==> flow/design.v <==
module pc (
    input logic          clk,
    input logic          reset,
    input logic[15 : 0]  pc_next,
    output logic[15 : 0]   pc
);
logic pc_en;
always @(posedge clk) begin
    if(reset) begin
        pc <= 16'h0000;
        pc_en <= 0;
    end
    else if(pc_en) begin
        pc <= pc_next;
    end else begin
        pc_en <= 1; 
    end
end
endmodule
; Tool chain data of pc
; What the tools print for pc, step after step.
; Lines are those of the file above, counted from 1.
; Cell names lack the library's common part.
; The mark -- stands for no value.
[setup]
top = pc
clk_port = clk
lib = sky130hd
corner = tt_025C_1v80

; Word level
; Yosys after proc, flatten, opt, wreduce and memory -nomap, before mapping. Enables and synchronous resets that opt folds into registers are not counted as muxes. Memory bits, and registers merged into a memory's read port (data or address), are not among the register bits. Print and check cells are not counted. Equal cells are merged and count once.
[bits]
ff_bits = 17
inputBits = 18
output_inout_bits = 16

; Depth
; Depth = most cells in a row (Yosys ltp): at word level without a register or memory, in the mapped netlist without a sequential cell, where the memories' decode and read muxes count.
[depth]
word_depth = 0
ABC_AREA = 0
mapped_depth = 4
depth_no_buf = 2

; Netlist
; Yosys stat after the flow's synthesis: flattened, memories mapped to cells. It holds for the ABC_AREA given above (unset counts as 0); a run with the other value may have another netlist.
[by_type]
columns = cell_type, count, area_total_um2
row1 = dfxtp_1, 17, 340.326
row2 = mux2i_1, 16, 160.154
row3 = nor2_1, 16, 60.058
row4 = buf_12, 1, 20.019
row5 = buf_6, 1, 11.261
row6 = buf_2, 2, 10.01
row7 = inv_1, 1, 3.754
[synth_totals]
cell_count = 54
area_um2 = 605.6
seqArea_um2 = 340.3
flip_flops = 17

; Path before layout
; Path of least setup slack by OpenSTA after synthesis, without wires, with an ideal clock, recovery checks aside; 20% of the period is set as input and as output delay. Where synthesis merged equal registers, the netlist keeps one of their names.
[synth_timing]
path_kind = reg-to-reg
from = reg pc_en
to = reg pc[10]
clock_period_ps = 1080
t_first_pin_ps = 0
arrival_ps = 784
path_slack_ps = 179
path_delay_ps = 901
driving_pins = 5
n_path_buf = 2
synth_period_reached_ps = 901
; "path_delay_ps" = arrival - input delay + setup time.
; "driving_pins" counts driving pins, that of a launching flip-flop among them; a cell with two outputs on the path counts twice.
; "synth_period_reached_ps" = period - worst setup slack (recovery checks aside). The figure is calculated, with input and output delays left at 20% of the set period.
[synth_between]
path_cell_list = dfxtp_1 -> buf_6 -> buf_12 -> mux2i_1 -> nor2_1
[synth_rtl]
columns = item, line
row1 = start: declaration, 7  ; logic pc_en;
row2 = start: assignment, 11  ; pc_en <= 0;
row3 = start: assignment, 16  ; pc_en <= 1;
row4 = end: assignment, 10  ; pc <= 16'h0000;
row5 = end: assignment, 14  ; pc <= pc_next;
row6 = end: declaration, 5  ; output logic[15 : 0]   pc
; No chain of elaborated cells between the ends is given.

; Timing after layout
; Path of least setup slack in the final report of run 2 (OpenROAD, finished layout, wires in). Where an end is a register, its clock arrival counts in the times.
; The path's times are printed in steps of 10 ps; the period is the one set.
[layout_timing]
path_kind = reg-to-output
from = reg pc[2]
to = out pc[2]
clock_period_ps = 1210
t_first_pin_ps = 280
arrival_ps = 870
path_slack_ps = 100
driving_pins = 2
n_path_buf = 1
[layout_between]
path_cell_list = dfxtp_2 -> clkdlybuf4s15_2
elab_chain_cells = 0
[layout_rtl]
columns = item, line
row1 = start: declaration, 5  ; output logic[15 : 0]   pc
row2 = start: assignment, 10  ; pc <= 16'h0000;
row3 = start: assignment, 14  ; pc <= pc_next;
row4 = end: declaration, 5

Stored flow runs of pc (2 of them; Yosys, OpenROAD, sky130hd). They differ in their settings and are not a sequence. Constraints: input delay and output delay 20% of the set period each, output load 0.01 pF.
"achieved_clock_period_ps": clock period set for the run, less the worst setup slack. It is reckoned from that one timing run; input and output delays stay at 20% of the period that was set.
"worst_path_ps" means the part of the period allowed to the worst setup path (the constraints hold back 20% at inputs and 20% at outputs) less its slack; where the path has registers, the arrival times of their clocks count too.
"power_uw": no workload was simulated; the value follows from the tool's default switching activity.
"worst_path_ps" is given in steps of 10 ps.

# run 1
==> flow/run.sh <==
#!/bin/bash
# the make line also repeats the synthesis and layout settings of config.mk as NAME=value (left out here)
make -C /OpenROAD-flow-scripts/flow DESIGN_CONFIG=/design/flow/config.mk WORK_HOME=/design/flow/orfs CLKGATE_MAP_FILE= finish
==> flow/config.mk <==
export PLATFORM = sky130hd
export DESIGN_NAME = pc
export DESIGN_NICKNAME = pc
export VERILOG_FILES = /design/flow/design.v
export SDC_FILE = /design/flow/constraint.sdc
export NUM_CORES = 4
export LEC_CHECK = 0
export CAP_MARGIN = 20
export CORE_MARGIN = 2
export CORE_UTILIZATION = 66
export SLEW_MARGIN = 20
==> flow/constraint.sdc <==
create_clock -name core_clock -period 1.14 [get_ports {clk}]
set_input_delay 0.2280 -clock core_clock [delete_from_list [all_inputs] [get_ports {clk}]]
set_output_delay 0.2280 -clock core_clock [all_outputs]
set_load 0.01 [all_outputs]

==> run 1: results <==
outcome="stopped before the end: floorplanning reported PDN-0185"

# run 2
==> flow/run.sh <==
#!/bin/bash
# the make line also repeats the synthesis and layout settings of config.mk as NAME=value (left out here)
make -C /OpenROAD-flow-scripts/flow DESIGN_CONFIG=/design/flow/config.mk WORK_HOME=/design/flow/orfs CLKGATE_MAP_FILE= finish
==> flow/config.mk <==
export PLATFORM = sky130hd
export DESIGN_NAME = pc
export DESIGN_NICKNAME = pc
export VERILOG_FILES = /design/flow/design.v
export SDC_FILE = /design/flow/constraint.sdc
export NUM_CORES = 4
export LEC_CHECK = 0
export CAP_MARGIN = 20
export CORE_MARGIN = 2
export CORE_UTILIZATION = 54
export CTS_CLUSTER_DIAMETER = 244
export CTS_CLUSTER_SIZE = 67
export GPL_ROUTABILITY_DRIVEN = 1
export GPL_TIMING_DRIVEN = 1
export PLACE_DENSITY = 0.57
export SETUP_SLACK_MARGIN = 0.09
export SLEW_MARGIN = 20
export TNS_END_PERCENT = 70
==> flow/constraint.sdc <==
create_clock -name core_clock -period 1.21 [get_ports {clk}]
set_input_delay 0.2420 -clock core_clock [delete_from_list [all_inputs] [get_ports {clk}]]
set_output_delay 0.2420 -clock core_clock [all_outputs]
set_load 0.01 [all_outputs]

==> run 2: results <==
synth_area_um2=605.6
achieved_clock_period_ps=1110
total_die_area_um2=1405.1
worst_setup_slack_ps=100
stdcell_area_um2=944.7
layout_utilization_pct=87.4
power_uw=1097
worst_path_ps=870
timing.worst_path_kind="reg-to-output"
setupTns_ps=0
timing.hold.ws_ps=497
